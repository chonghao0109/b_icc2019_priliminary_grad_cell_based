==> flow/design.v <==
`timescale 1ns/10ps
module  CONV(
	input	wire				clk,
	input	wire				reset,
	output reg 				busy,	
	input	wire				ready,	
	output reg [11:0]	iaddr,
	input	wire [19:0] idata, 		 
	output reg	 			cwr,
	output reg [11:0]	caddr_wr,
	output reg [19:0]	cdata_wr,  
	output reg	 			crd,
	output reg [11:0]	caddr_rd, 
	input	wire [19:0]	cdata_rd,  
	output reg [2:0] 	csel	 
);
	localparam [19:0] KERNEL_0_0 = 20'h0A89E;
	localparam [19:0] KERNEL_0_1 = 20'h092D5;
	localparam [19:0] KERNEL_0_2 = 20'h06D43;
	localparam [19:0] KERNEL_0_3 = 20'h01004;
	localparam [19:0] KERNEL_0_4 = 20'hF8F71;
	localparam [19:0] KERNEL_0_5 = 20'hF6E54;
	localparam [19:0] KERNEL_0_6 = 20'hFA6D7;
	localparam [19:0] KERNEL_0_7 = 20'hFC834;
	localparam [19:0] KERNEL_0_8 = 20'hFAC19;
	localparam [19:0] KERNEL_1_0 = 20'hFDB55;
	localparam [19:0] KERNEL_1_1 = 20'h02992;
	localparam [19:0] KERNEL_1_2 = 20'hFC994;
	localparam [19:0] KERNEL_1_3 = 20'h050FD;
	localparam [19:0] KERNEL_1_4 = 20'h02F20;
	localparam [19:0] KERNEL_1_5 = 20'h0202D;
	localparam [19:0] KERNEL_1_6 = 20'h03BD7;
	localparam [19:0] KERNEL_1_7 = 20'hFD369;
	localparam [19:0] KERNEL_1_8 = 20'h05E68;
	parameter [19:0] BIAS_0 = 20'h01310;
	parameter [19:0] BIAS_1 = 20'hF7295;
	reg [20:0] 	ma;
	reg [19:0]	mb;
	reg  				me;
	wire [40:0] mo;
	wire 				mv;
	multi_div
	#(
	  .SIZE_A(21),
	  .SIZE_B(20),
	  .SIGNED(1),
	  .STEP_SIZE(1) 
	) multi_u1(
	  .clk(clk),.reset(reset),
	  .en(me),
	  .select(1'b0),
	  .a(ma),
	  .b(mb),
	  .P(mo),
	  .div_zero(),
	  .Valid(mv),
	  .Busy()
	);
	parameter LAYER_0 	= 0,
						LAYER_1_2 = 1,
						IDLE 			= 2;
	reg [1:0] 				state;
	reg 							IMG_S;
	reg [5:0] 				state_x,state_y;
	reg [3:0] 				state_step;
	reg [1:0] 				state_dx,state_dy;  
	reg signed [43:0] write_reg;
	always@(*)begin
		busy <= state==IDLE ? 0:1;
	end
	always @(posedge clk or posedge reset) begin
		if(reset)begin
			state <= IDLE;
			cwr <= 0;
			IMG_S <= 0;
			me<= 0;
			write_reg <= 0;
			state_step <= 0;
			{state_y,state_x} 	<= 0;
			{state_dx,state_dy} <= 0;
		end else begin
			case(state)
				LAYER_0:begin	
					case(state_step)
						0:begin
							if( $signed(state_x+state_dx-1) < 0 || $signed(state_x+state_dx-1) > 63 
								|| $signed(state_y+state_dy-1) < 0 || $signed(state_y+state_dy-1) > 63)begin
								iaddr <= 0;	
								state_step <= 3;
							end else begin
								iaddr[11:6] 	<= state_y + state_dy - 1;
								iaddr[5:0] 	<= state_x + state_dx - 1;
								state_step <= state_step + 1;
							end
						end
						1:begin
							me <= 1;
							ma <= idata;
							if(IMG_S==0)begin
								case({state_dy,state_dx})
									{2'd0,2'd0}: mb <= KERNEL_0_0;
									{2'd0,2'd1}: mb <= KERNEL_0_1;
									{2'd0,2'd2}: mb <= KERNEL_0_2;
									{2'd1,2'd0}: mb <= KERNEL_0_3;
									{2'd1,2'd1}: mb <= KERNEL_0_4;
									{2'd1,2'd2}: mb <= KERNEL_0_5;
									{2'd2,2'd0}: mb <= KERNEL_0_6;
									{2'd2,2'd1}: mb <= KERNEL_0_7;
									{2'd2,2'd2}: mb <= KERNEL_0_8;
									default mb <= 0;
								endcase
							end
							else begin
								case({state_dy,state_dx})
									{2'd0,2'd0}: mb <= KERNEL_1_0;
									{2'd0,2'd1}: mb <= KERNEL_1_1;
									{2'd0,2'd2}: mb <= KERNEL_1_2;
									{2'd1,2'd0}: mb <= KERNEL_1_3;
									{2'd1,2'd1}: mb <= KERNEL_1_4;
									{2'd1,2'd2}: mb <= KERNEL_1_5;
									{2'd2,2'd0}: mb <= KERNEL_1_6;
									{2'd2,2'd1}: mb <= KERNEL_1_7;
									{2'd2,2'd2}: mb <= KERNEL_1_8;
									default mb <= 0;
								endcase
							end
							state_step <= state_step + 1;
						end
						2:begin
							me <= 0;
							if(mv)begin  
								write_reg <= $signed(write_reg) + $signed(mo); 
								state_step <= state_step + 1;
							end
							else state_step <= state_step;
						end
						3:begin
							if(state_dy == 2 && state_dx == 2)begin
								{state_dx,state_dy} <= 0;
								state_step <= state_step + 1;
								if(IMG_S) write_reg <= $signed(write_reg) + ($signed(BIAS_1)<<16);
								else write_reg <= $signed(write_reg) + ($signed(BIAS_0)<<16);
							end else if(state_dx == 2)begin
								state_dx <= 0;
								state_dy <= state_dy + 1;
								state_step <= 0;
							end else begin
								state_dx <= state_dx + 1;
								state_step <= 0;
							end
						end
						4:begin
								cwr <= 1;
								csel <= IMG_S ? 2:1;
								state_step <= state_step + 1;
								caddr_wr <= {state_y,state_x};
								cdata_wr <= (write_reg < 0) ? 0 :  ((write_reg>>16)+write_reg[15]) ;  
						end
						5:begin
							cwr <= 0;
							if(state_y == 63 && state_x == 63)begin
								if(IMG_S)begin
									state <= LAYER_1_2;
									IMG_S <= 0;
								end else begin
									IMG_S <= 1;
								end 	
								state_x <= 0;
								state_y <= 0;
							end 
							else if(state_x == 63)begin
								state_x <= 0;
								state_y <= state_y + 1; 
							end 
							else begin
								state_x <= state_x + 1;
							end
							state_dx <= 0;
							state_dy <= 0;
							state_step <= 0;
							write_reg <= 0;
						end
					endcase
				end 
				LAYER_1_2:begin
					case(state_step)
						0:begin
							csel <= IMG_S ? 2 : 1;
							cwr <= 0;
							crd <= 1;
							caddr_rd[11-:5] <= state_y; 
							caddr_rd[5-:5]  <= state_x; 
							caddr_rd[6] <= 0;
							caddr_rd[0] <= 0;
							state_step <= state_step + 1;
						end
						1:begin
							caddr_rd[6] <= 0;
							caddr_rd[0] <= 1;
							write_reg <= 	cdata_rd;			
							state_step <= state_step + 1;
						end
						2:begin
							caddr_rd[6] <= 1;
							caddr_rd[0] <= 0;
							write_reg <= (write_reg > cdata_rd) ? write_reg : cdata_rd;			
							state_step <= state_step + 1;
						end
						3:begin
							caddr_rd[6] <= 1;
							caddr_rd[0] <= 1;
							write_reg <= (write_reg > cdata_rd) ? write_reg : cdata_rd;			
							state_step <= state_step + 1;
						end
						4:begin
							crd <= 0;
							cwr <= 1;
							csel <= IMG_S ? 4 : 3;
							caddr_wr <= {2'b00,state_y[4:0],state_x[4:0]};
							cdata_wr <= (write_reg > cdata_rd) ? write_reg : cdata_rd;			
							state_step <= state_step + 1;
						end
						5:begin
							csel <= 5;
							if(IMG_S) caddr_wr <= {1'b0,state_y[4:0],state_x[4:0],1'b1};
							else caddr_wr <= {1'b0,state_y[4:0],state_x[4:0],1'b0};
							state_step <= state_step + 1;
						end
						6:begin
							cwr <= 0;
							if(state_y==31 && state_x==31)begin
								if(IMG_S)begin
									state <= IDLE;
									IMG_S <= 0;
								end else begin
									IMG_S <= 1;
								end
								state_x <= 0;
								state_y <= 0;
							end
							else if(state_x == 31)begin
								state_y <= state_y + 1;
								state_x <= 0;
							end else begin
								state_x <= state_x + 1;
							end
							state_step <= 0;
						end
					endcase
				end
				IDLE:begin
					if(ready)begin
						state <= LAYER_0;
					end
					cwr <= 0;
					IMG_S <= 0;
					me <= 0;
					write_reg <= 0;
					state_step <= 0;
					{state_y,state_x} 	<= 0;
					{state_dx,state_dy} <= 0;
				end
			endcase
		end
	end
endmodule
module multi_div
#(
  parameter SIZE_A = 128,
  parameter SIZE_B = 64,
  parameter SIGNED = 0,
  parameter STEP_SIZE = 1 
)(
  input wire clk,reset,
  input wire en,
  input wire select,
  input wire [SIZE_A-1:0] a,
  input wire [SIZE_B-1:0] b,
  output reg [SIZE_A+SIZE_B-1:0] P,
  output reg div_zero,
  output reg Valid,
  output reg Busy
);
  parameter READ_IN       = 0,
            CALCULATE     = 1,
            PREPARE_DATA  = 2,
            DATA_OUT      = 3;
  reg [1:0] state;
  reg [9:0] state_counter;
  reg neg_signed;
  reg [SIZE_A-1:0] data_b;
  reg [SIZE_A+SIZE_B:0] r;   
  always@(*)begin
    Valid <= (state == DATA_OUT) ? 1'b1:1'b0;
    Busy  <= (state == CALCULATE || state == PREPARE_DATA) ? 1'b1:1'b0;
  end
  always@(posedge clk or posedge reset)begin
    if(reset)begin
      state <= READ_IN;
      state_counter <= 0;
    end else begin
      case(state)
        READ_IN   :begin
          if(en)begin
            if(select && b==0)begin
              state <= DATA_OUT;
              div_zero <= 1;
            end else begin
              state <= CALCULATE;
              div_zero <= 0;
            end 
            state_counter <= 0;
          end  
        end
        CALCULATE :begin
          if(state_counter == (SIZE_A/STEP_SIZE)-1)begin
            state <= PREPARE_DATA;
            state_counter <= 0;
          end
          else begin
            state_counter <= state_counter + 1;
          end
        end
        PREPARE_DATA:begin
          state <= DATA_OUT;
          state_counter <= 0;
        end
        DATA_OUT  :begin
          state <= READ_IN;
          state_counter <= 0;
        end
        default begin
          state <= READ_IN;
          state_counter <= 0;
        end
      endcase
    end
  end
  reg [SIZE_A-1:0] na;
  reg [SIZE_B-1:0] nb;
  reg in_select;
  integer i;
  always@(posedge clk or posedge reset)begin
    if(reset)begin
      r = 0;
      data_b = 0;
			P = 0;
      neg_signed = 0;
    end else begin
      case(state)
        READ_IN   :begin
          if(en)begin
            if(SIGNED)begin
              neg_signed = a[SIZE_A-1] ^ b[SIZE_B-1];
              na = a[SIZE_A-1] ? -a:a;
              nb = b[SIZE_B-1] ? -b:b;
            end
            else begin
              na = a;
              nb = b;
            end
            r = {na,1'b0,{SIZE_B{1'b0}}};
            data_b = nb;
            in_select = select;
          end  
        end
        CALCULATE :begin
          for(i=0;i<STEP_SIZE;i=i+1)begin 
          	r = r[SIZE_A+SIZE_B] ? ((r<<1)+data_b) : (r<<1);
          end
        end
        PREPARE_DATA:begin
          P = r[SIZE_A+SIZE_B-1:0];
          if(neg_signed)begin
            P = -P;
          end
        end
      endcase
    end
  end
endmodule
# == Tool chain data of CONV ==
# What the tools print for CONV, step after step.
# Lines are those of the file above, counted from 1.
# Not given: --
# setup
top,CONV
clock,clk
library,sky130hd
lib_corner,tt_025C_1v80

# == Word-level counts ==
# Counts by Yosys on the flattened word-level netlist (proc, flatten, opt, wreduce; memories kept). Register bits leave out memories and registers merged into their read ports (data or address). Print and check cells are left out.
# Yosys's memory passes give these memory sizes; they may raise the number of words (mostly to a power of two), join words into wider ones and drop unused or constant bits.
# word_totals
input_bits,43
memories,2
mem_bits_ro,640
register_bits,285
# memory_table
name,words,width,read_ports,wr,line,text
(name not given),16,20,1,0,100,"case({state_dy,state_dx})"
(name not given),16,20,1,0,114,"case({state_dy,state_dx})"
# classes
n_addsub,17
reduce_logical,50
bitwise,1
equal,45
muxes,84
n_cmp,6
# ops
op,n
44-bit parallel mux with 3-bit select,2
44-bit 2-to-1 mux,4
20-bit 2-to-1 mux,5
44-bit parallel mux with 2-bit select,1
42-bit parallel mux with 2-bit select,1
42-bit 2-to-1 mux,2
6-bit 2-to-1 mux,12
32-bit by 1-bit < comparator with 1-bit output (second input constant),2
32-bit by 7-bit greater-than comparator with 1-bit output (second input constant),2
12-bit parallel mux with 2-bit select,2
44-bit by 1-bit < comparator with 1-bit output (second input constant),1
44-bit by 20-bit greater-than comparator with 1-bit output,1
44-bit by 30-bit adder with 44-bit output (second input constant),1
44-bit by 33-bit adder with 44-bit output (second input constant),1
44-bit by 41-bit adder with 44-bit output,1
42-bit by 20-bit adder with 42-bit output,1
41-bit negation,1
41-bit 2-to-1 mux,1
20-bit parallel mux with 2-bit select,1
6-bit parallel mux with 3-bit select,2
3-bit AND reduction,10
10-bit parallel mux with 3-bit select,1
2-bit 2-to-1 mux,14
3-bit != test (second input constant),9
2-bit != test (second input constant),10
20-bit by 1-bit adder with 20-bit output,1
20-bit negation,1
4-bit parallel mux with 5-bit select,1
# Not listed: further kinds 49, cells in them 112.

# == Logic depth ==
# Depth = most cells in a row (Yosys ltp): at word level without a register or memory, in the mapped netlist without a sequential cell, where the memories' decode and read muxes count.
# depth
ltp_word,9
ABC_AREA,0
depth_mapped,15
mapped_depth_nobuf,14

# == Synthesis result ==
# The flow's flattened synthesis, as Yosys stat reports it; memories are mapped. The netlist is that of the ABC_AREA named above (0 if unset); the other value can give another one.
# types
type,n
sky130_fd_sc_hd__dfrtp_1,186
sky130_fd_sc_hd__edfxtp_1,97
sky130_fd_sc_hd__ha_1,126
sky130_fd_sc_hd__o21ai_0,222
sky130_fd_sc_hd__a21oi_1,217
sky130_fd_sc_hd__nor2_1,227
sky130_fd_sc_hd__nand2_1,205
sky130_fd_sc_hd__xor2_1,77
sky130_fd_sc_hd__xnor2_1,74
sky130_fd_sc_hd__clkbuf_1,109
sky130_fd_sc_hd__a21o_1,51
sky130_fd_sc_hd__inv_1,91
sky130_fd_sc_hd__nand3_1,50
sky130_fd_sc_hd__o22ai_1,40
sky130_fd_sc_hd__and3_1,38
sky130_fd_sc_hd__mux2i_1,23
sky130_fd_sc_hd__nor3_1,46
sky130_fd_sc_hd__o31ai_1,28
# Not listed: further types 65, cells in them 392.
# mapped
yosys_area_um2,19870.3
seq_area_um2,7619.8
ff_cells,285
cell_count,2299
buf_cells,125
# By module: a second synthesis without flattening, with its own total; a netlist apart from the flattened one above.
# hier_totals
cells_unflattened,2401
area_unflattened_um2,20684.8
# Rows give one instance, submodules left out.
# modules
module,n_cells,mod_seq_area_um2,instances,area_um2
CONV,1478,4665.7,1,12752.2
multi_div,923,2984.1,1,7932.6

# == Worst setup path after synthesis ==
# Source: OpenSTA report_checks on the synthesized netlist (no wires, ideal clock, input and output delay 20% of the period each), path of least setup slack; recovery checks are left aside. Register names are those of the netlist, which keeps one name where synthesis merged equal registers.
# synth_path
kind,input port to flip-flop
start,input port reset
end,register cdata_wr[0]
setup_slack_ns,3.495
t_arrival_ns,8.308
delay_ns,6.265
clock_period_ns,12.2
launch_ns,2.440
setup_ns,0.397
in_delay_ns,2.440
n_path_buf,0
path_stages,3
synth_period_reached_ns,8.705
# "delay_ns" is the arrival time less input delay plus setup time.
# "path_stages" counts driving pins, that of a launching flip-flop among them; a cell with two outputs on the path counts twice.
# "synth_period_reached_ns" is the clock period less the worst setup slack; recovery checks do not enter. This is arithmetic on one report: input and output delays are still those of the set period (20% each).
# The rows between start and end are the longest chain of elaborated cells between them; the timing report does not say that the signal goes this way. Where chains are equally long, one stands for them.
# Each line given opens the expression or statement behind the cell; cells for indexed reads and writes are added by Yosys, which also makes memories of some case tables.
# synth_between
path_cell_list,sky130_fd_sc_hd__inv_1 -> sky130_fd_sc_hd__o21ai_0 -> sky130_fd_sc_hd__nor2_1
elab_chain_cells,2
cone_cells,2
# synth_lines
item,line,text
"start, declared",4,"input wire reset,"
1-bit NOT,--,
4-bit AND reduction,--,
"end, assigned",157,cdata_wr <= (write_reg < 0) ? 0 : ((write_reg>>16)+write_reg[15]) ;
"end, assigned",220,cdata_wr <= (write_reg > cdata_rd) ? write_reg : cdata_rd;
"end, declared",11,"output reg [19:0] cdata_wr,"

# == Path in the finished layout ==
# From the final timing report of job 1: the path of least setup slack in the routed layout; clock arrival at registers is part of the times.
# layout_path
kind,input port to flip-flop
start,input port cdata_rd[11]
end,register write_reg[17]
setup_ns,0.12
clock_period_ns,8.97
setup_slack_ns,3.78
n_path_buf,2
t_arrival_ns,5.62
launch_ns,1.79
in_delay_ns,1.79
path_stages,13
# The rows between start and end are the longest chain of elaborated cells between them; the timing report does not say that the signal goes this way. Where chains are equally long, one stands for them.
# A register here has more assigning lines than the two given.
# layout_between
path_cell_list,sky130_fd_sc_hd__clkdlybuf4s50_1 -> sky130_fd_sc_hd__inv_1 -> sky130_fd_sc_hd__ha_1 -> sky130_fd_sc_hd__nand2_1 -> sky130_fd_sc_hd__o21ai_0 -> sky130_fd_sc_hd__nand2b_1 -> sky130_fd_sc_hd__o311ai_0 -> sky130_fd_sc_hd__a21boi_0 -> sky130_fd_sc_hd__nand2b_2 -> sky130_fd_sc_hd__buf_4 -> sky130_fd_sc_hd__nand2_1 -> sky130_fd_sc_hd__and3_1 -> sky130_fd_sc_hd__a221o_1
elab_chain_cells,4
cone_cells,4
# layout_lines
item,line,text
"start, declared",14,"input wire [19:0] cdata_rd,"
44-bit by 20-bit greater-than comparator with 1-bit output,206,write_reg <= (write_reg > cdata_rd) ? write_reg : cdata_rd;
44-bit 2-to-1 mux,206,
44-bit parallel mux with 2-bit select,186,case(state_step)
44-bit parallel mux with 3-bit select,82,case(state)
"end, assigned",132,write_reg <= $signed(write_reg) + $signed(mo);
"end, assigned",141,if(IMG_S) write_reg <= $signed(write_reg) + ($signed(BIAS_1)<<16);
"end, declared",67,reg signed [43:0] write_reg;

# Measured results for CONV: 2 stored runs of the Yosys and OpenROAD flow on sky130hd. The settings differ; the order carries no meaning. The constraints put input and output delay at 20% of the set period each and load the outputs with 0.01 pF.
# "achieved_period_ns": clock period set for the run, less the worst setup slack. It is reckoned from that one timing run; input and output delays stay at 20% of the period that was set.
# "critical_path_time_ns": the worst setup path's part of the clock period (all of it between registers, 20% less for each end at a port) less its slack. A launch clock that arrives late makes it longer, a capture clock that arrives late makes it shorter.
# "power_total_mw" is the tool's figure for a default switching activity; nothing was simulated.
# Settings: n/a = not set for that run.
run name,period_ns,CORE_UTILIZATION,PLACE_DENSITY_LB_ADDON,CORE_ASPECT_RATIO,CELL_PAD_IN_SITES_GLOBAL_PLACEMENT,TNS_END_PERCENT,ABC_AREA,GPL_TIMING_DRIVEN,GPL_ROUTABILITY_DRIVEN,CTS_CLUSTER_SIZE,MIN_ROUTING_LAYER,CAP_MARGIN,CORE_MARGIN,SLEW_MARGIN,CELL_PAD_IN_SITES_DETAIL_PLACEMENT,CTS_CLUSTER_DIAMETER,yosys_chip_area_um2,die_footprint_um2,post_route_util_pct,worstSetupSlack_ns,fin_tns_ns,worst_hold_slack_ns,power_total_mw,achieved_period_ns,critical_path_time_ns,worst_path_kind
job 1,8.97,29,0.16,0.53,3,95,0,1,0,41,met1,20,2,20,n/a,n/a,19870.3,70735.1,34.0,3.779,0.000,0.484,5.346,5.191,3.40,input port to flip-flop
job 2,14.4,21,0.25,n/a,n/a,70,0,n/a,n/a,n/a,met2,5,8,20,1,98,19870.3,104720.0,24.8,8.685,0.000,0.475,3.342,5.715,2.83,input port to flip-flop
